==> flow/design.v <==
`timescale 1ns / 1ps
module TrafficLight(
    input NS_sensor,
    input EW_sensor,
    input Clock,
    output NS_Red,
    output NS_Yellow,
    output NS_Green,
    output EW_Red,
    output EW_Yellow,
    output EW_Green
    );
	reg[6:1]s;
	parameter[6:1]
	A = 6'b000000,
	B = 6'b000001,
	C0 = 6'b000010,
	C1 = 6'b000011,
	C2 = 6'b000100,
	C3 = 6'b000101,
	C4 = 6'b000110,
	C5 = 6'b000111,
	C6 = 6'b001000,
	C7 = 6'b001001,
	C8 = 6'b001010,
	C9 = 6'b001011,
	C10= 6'b001100,
	C11= 6'b001101,
	D0 = 6'b001110,
	D1 = 6'b001111,
	D2 = 6'b010000,
	D3 = 6'b010001,
	D4 = 6'b010010,
	D5 = 6'b010011,
	D6 = 6'b010100,
	D7 = 6'b010101,
	D8 = 6'b010110,
	D9 = 6'b010111,
	D10= 6'b011000,
	D11= 6'b011001,
	E0 = 6'b011010,
	E1 = 6'b011011,
	E2 = 6'b011100,
	E3 = 6'b011101,
	F0 = 6'b011110,
	F1 = 6'b011111,
	F2 = 6'b100000,
	F3 = 6'b100001;
	always @(posedge Clock)
		case(s)
				A: if (EW_sensor)	s <= D0;
					else				s <= A;
				B: if (NS_sensor)	s <= C0;
					else				s <= B;
				C0 : if (NS_sensor) s <= C1;
					 else				 s <= B;
				C1 : if (NS_sensor) s <= C2;
					 else				 s <= B;
				C2 : if (NS_sensor) s <= C3;
					 else				 s <= B;
				C3 : if (NS_sensor) s <= C4;
					 else				 s <= B;
				C4 : if (NS_sensor) s <= C5;
					 else				 s <= B;
				C5 : if (NS_sensor) s <= C6;
					 else				 s <= B;
				C6 : if (NS_sensor) s <= C7;
					 else				 s <= B;
				C7 : if (NS_sensor) s <= C8;
					 else				 s <= B;
				C8 : if (NS_sensor) s <= C9;
					 else				 s <= B;
				C9 : if (NS_sensor) s <= C10;
					 else				 s <= B;
				C10: if (NS_sensor) s <= C11;
					 else				 s <= B;
				C11: if (NS_sensor) s <= F0;
					 else				 s <= B;
				D0 : if (EW_sensor) s <= D1;
					 else				 s <= A;
				D1 : if (EW_sensor) s <= D2;
					 else				 s <= A;
				D2 : if (EW_sensor) s <= D3;
					 else				 s <= A;
				D3 : if (EW_sensor) s <= D4;
					 else				 s <= A;
				D4 : if (EW_sensor) s <= D5;
					 else				 s <= A;
				D5 : if (EW_sensor) s <= D6;
					 else				 s <= A;
				D6 : if (EW_sensor) s <= D7;
					 else				 s <= A;
				D7 : if (EW_sensor) s <= D8;
					 else				 s <= A;
				D8 : if (EW_sensor) s <= D9;
					 else				 s <= A;
				D9 : if (EW_sensor) s <= D10;
					 else				 s <= A;
				D10: if (EW_sensor) s <= D11;
					 else				 s <= A;
				D11: if (EW_sensor) s <= E0;
					 else				 s <= A;
				E0: s <= E1;
				E1: s <= E2;
				E2: s <= E3;
				E3: s <= B;
				E0: s <= F1;
				E1: s <= F2;
				E2: s <= F3;
				E3: s <= A;
				default: s<=A;
		endcase
		assign NS_Red = (
		s==B||  
		s==C0||  
		s==C1||
		s==C2||
		s==C3||
		s==C4||
		s==C5||
		s==C6||
		s==C7||
		s==C8||
		s==C9||
		s==C10||
		s==C11||
		s==F0||  
		s==F1||
		s==F2||
		s==F3
		);
		assign NS_Yellow = (
		s==E0||
		s==E1||
		s==E2||
		s==E3
		);
		assign NS_Green = (
		s==A||  
		s==D0||  
		s==D1||
		s==D2||
		s==D3||
		s==D4||
		s==D5||
		s==D6||
		s==D7||
		s==D8||
		s==D9||
		s==D10||
		s==D11
		);
		assign EW_Red = (
		s==A||  
		s==D0||  
		s==D1||
		s==D2||
		s==D3||
		s==D4||
		s==D5||
		s==D6||
		s==D7||
		s==D8||
		s==D9||
		s==D10||
		s==D11||
		s==E0||  
		s==E1||
		s==E2||
		s==E3
		);
		assign EW_Yellow = (
		s==F0|| 
		s==F1||
		s==F2||
		s==F3
		);
		assign EW_Green = (
		s==B||  
		s==C0||  
		s==C1||
		s==C2||
		s==C3||
		s==C4||
		s==C5||
		s==C6||
		s==C7||
		s==C8||
		s==C9||
		s==C10||
		s==C11
		);
endmodule
Reports on TrafficLight
Tool output for the design above, in the order of the flow.
Lines are those of the file above, counted from 1.
Not given: -
- top module: TrafficLight
- clock port: Clock
- library: sky130hd
- timing corner: tt_025C_1v80

Word-level counts
Yosys after proc, flatten, opt, wreduce and memory -nomap, before mapping. Enables and synchronous resets that opt folds into registers are not counted as muxes. Memory bits, and registers merged into a memory's read port (data or address), are not among the register bits. Print and check cells are not counted. Equal cells are merged and count once.
- output and inout bits: 6
- noted input bits: 3
- cells after elaboration: 100
- flip-flop bits (word level) at 6
- mux-type cells at 27
- eq/ne operators at 33
- reductions and logical operators at 39
- operator list (cell ; number):
    parallel mux 6 bit (select 30 bit) ; 1
    equality test 6 x 5 -> 1 bit (second input constant) ; 16
    2-to-1 mux 5 bit ; 12
    equality test 6 x 4 -> 1 bit (second input constant) ; 8
    logical OR 1 bit ; 38
    2-to-1 mux 4 bit ; 8
    equality test 6 x 3 -> 1 bit (second input constant) ; 4
    equality test 6 x 2 -> 1 bit (second input constant) ; 2
    equality test 6 bit (second input constant) ; 2
    2-to-1 mux 3 bit ; 4
    equality test 6 x 1 -> 1 bit (second input constant) ; 1
    zero test 6 bit ; 1
    2-to-1 mux 2 bit ; 2

Depth
Yosys ltp: most cells in a row. Word level: on the elaborated netlist, between registers, memories and ports. Mapped: between sequential cells and ports; inverters and the memories' decode and read muxes count.
- depth in word-level cells at 17
- ABC_AREA at 0
- depth in mapped cells at 5
- noted mapped depth without buffers: 4

After synthesis
The flow's flattened synthesis, as Yosys stat reports it; memories are mapped. The netlist is that of the ABC_AREA named above (0 if unset); the other value can give another one.
Totals and module areas in this step are rounded.
- cell types (cell ; number ; area in all (um2)):
    sky130_fd_sc_hd__dfxtp_1 ; 5 ; 100.096
    sky130_fd_sc_hd__o21ai_0 ; 9 ; 45.043
    sky130_fd_sc_hd__nand2_1 ; 11 ; 41.29
    sky130_fd_sc_hd__nor2b_1 ; 5 ; 31.28
    sky130_fd_sc_hd__nor2_1 ; 5 ; 18.768
    sky130_fd_sc_hd__a21oi_1 ; 3 ; 15.014
    sky130_fd_sc_hd__buf_2 ; 3 ; 15.014
    sky130_fd_sc_hd__inv_1 ; 4 ; 15.014
    sky130_fd_sc_hd__o211ai_1 ; 2 ; 15.014
    sky130_fd_sc_hd__o211ai_2 ; 1 ; 12.512
    sky130_fd_sc_hd__and3_4 ; 1 ; 11.261
    sky130_fd_sc_hd__buf_6 ; 1 ; 11.261
    sky130_fd_sc_hd__a311o_1 ; 1 ; 10.01
    sky130_fd_sc_hd__and4b_1 ; 1 ; 10.01
    sky130_fd_sc_hd__nor3_1 ; 2 ; 10.01
    sky130_fd_sc_hd__o211a_1 ; 1 ; 10.01
    sky130_fd_sc_hd__or4b_1 ; 1 ; 10.01
    sky130_fd_sc_hd__a2111oi_0 ; 1 ; 8.758
Other cell types: 15; their cells: 15.
- noted standard cells after synthesis: 72
- mapped flip-flops at 5
- sequential part of the area at 100 um2
- noted buffers: 5
- mapped area at 494 um2

Worst setup path after synthesis
Path of least setup slack by OpenSTA after synthesis, without wires, with an ideal clock, recovery checks aside; 20% of the period is set as input and as output delay. Where synthesis merged equal registers, the netlist keeps one of their names.
- path type: register to output
- from: reg s[4]
- to: out EW_Red
- path buffers at 1
- slack: 0.823 ns
- external output delay: 0.516 ns
- noted data arrival time: 1.241 ns
- noted delay of the path: 1.241 ns
- noted required time: 2.064 ns
- noted stages on the path: 6
- time at the first pin: 0.000 ns
- clock period at 2.58 ns
- synthesis period reached at 1.757 ns
"delay of the path" = arrival - input delay + setup time.
A path that ends at an output port has no setup time.
"stages on the path": output pins that drive a net of the path, with the launching flip-flop's if there is one; two outputs of one cell count as two.
"synthesis period reached" is the clock period less the worst setup slack; recovery checks do not enter. This is arithmetic on one report: input and output delays are still those of the set period (20% each).
Between the ends stands the longest chain of elaborated cells between them, by number of cells; it is not shown to be the way that was timed. Of several equally long chains one is given.
Each line given opens the expression or statement behind the cell; cells for indexed reads and writes are added by Yosys, which also makes memories of some case tables.
At most two assigning lines are given for a register; there are more.
- cell sequence: sky130_fd_sc_hd__dfxtp_1 sky130_fd_sc_hd__buf_4 sky130_fd_sc_hd__o21ai_0 sky130_fd_sc_hd__nand2_1 sky130_fd_sc_hd__o211ai_1 sky130_fd_sc_hd__or2_2
- cells in the longest elaborated chain at 17
- elaborated cells on any way between the ends: 33
- classes of those cells: 16 x eq/ne; 17 x reduce/logical
- RTL lines, path post-synthesis (what ; RTL line ; source):
    start, declared ; 13 ; reg[6:1]s;
    start, assigned ; 51 ; A: if (EW_sensor) s <= D0;
    start, assigned ; 52 ; else s <= A;
    zero test 6 bit ; 154 ; s==A||
    logical OR 1 bit (16 in a row) ; 154 ;
    end, declared ; 9 ; output EW_Red,
Nets of the timed path that keep an RTL name, with a line that drives or declares them; the list need not be complete.
- named nets, post-synthesis (signal ; RTL line ; source):
    NS_Green ; 139 ; s==A||

Timing after layout
From the final timing report of flow run A: the path of least setup slack in the routed layout; clock arrival at registers is part of the times.
- path type: register to output
- from: reg s[3]
- to: out NS_Red
- slack: 0.09 ns
- noted required time: 1.61 ns
- clock period at 2.01 ns
- external output delay: 0.40 ns
- noted data arrival time: 1.52 ns
- path buffers at 2
- noted stages on the path: 6
- time at the first pin: 0.24 ns
Between the ends stands the longest chain of elaborated cells between them, by number of cells; it is not shown to be the way that was timed. Of several equally long chains one is given.
At most two assigning lines are given for a register; there are more.
- cell sequence: sky130_fd_sc_hd__dfxtp_4 sky130_fd_sc_hd__buf_6 sky130_fd_sc_hd__nand3_2 sky130_fd_sc_hd__o211ai_1 sky130_fd_sc_hd__nor2_1 sky130_fd_sc_hd__dlygate4sd2_1
- cells in the longest elaborated chain at 17
- elaborated cells on any way between the ends: 33
- classes of those cells: 17 x eq/ne; 16 x reduce/logical
- RTL lines, path post-layout (what ; RTL line ; source):
    start, declared ; 13 ; reg[6:1]s;
    start, assigned ; 51 ; A: if (EW_sensor) s <= D0;
    start, assigned ; 52 ; else s <= A;
    equality test 6 x 1 -> 1 bit ; 114 ; s==B||
    logical OR 1 bit (16 in a row) ; 114 ;
    end, declared ; 6 ; output NS_Red,

# Flow runs of TrafficLight

Module TrafficLight, platform sky130hd: 2 stored runs of the flow (Yosys, OpenROAD) with differing settings, in no particular order. Input and output delays are each 20% of the period that was set; the output load is 0.01 pF.
"period reached" is the run's clock period less its worst setup slack. It is reckoned from that one timing run; input and output delays stay at 20% of the period that was set.
"time on the worst setup path" = time allowed to the worst setup path (clock period - input delay - output delay, where it has them) - its slack; a late launch clock adds to it, a late capture clock takes from it.
"total power after layout": no workload was simulated; the value follows from the tool's default switching activity.
The results are shown rounded.

Flow run A
Settings were period_ns = 2.01; CORE_UTILIZATION = 32; PLACE_DENSITY_LB_ADDON = 0.15; HOLD_SLACK_MARGIN = 0.13; GPL_TIMING_DRIVEN = 0; GPL_ROUTABILITY_DRIVEN = 0; CTS_CLUSTER_DIAMETER = 119; CAP_MARGIN = 15; CORE_MARGIN = 2; SLEW_MARGIN = 20
- noted the total negative slack on setup checks: 0.000 ns
- noted the standard-cell area of the final layout: 683 um2
- noted the lowest hold slack: 0.546 ns
- setup slack of the worst path at 0.089 ns
- noted the post-layout utilization: 46.4 %
- total power after layout: 994 µW
- time on the worst setup path: 1.52 ns
- critical path kind: register to output
- period reached: 1.921 ns
- Yosys chip area after synthesis at 494 um2
- die area: 1870 um2

Flow run B
Settings were period_ns = 3.05; CAP_MARGIN = 20; CORE_MARGIN = 2; CORE_UTILIZATION = 40; SLEW_MARGIN = 20
- noted the total negative slack on setup checks: 0.000 ns
- noted the standard-cell area of the final layout: 584 um2
- noted the lowest hold slack: 0.738 ns
- setup slack of the worst path at 0.351 ns
- noted the post-layout utilization: 51.9 %
- total power after layout: 566 µW
- time on the worst setup path: 2.09 ns
- critical path kind: register to output
- period reached: 2.699 ns
- Yosys chip area after synthesis at 494 um2
- die area: 1530 um2
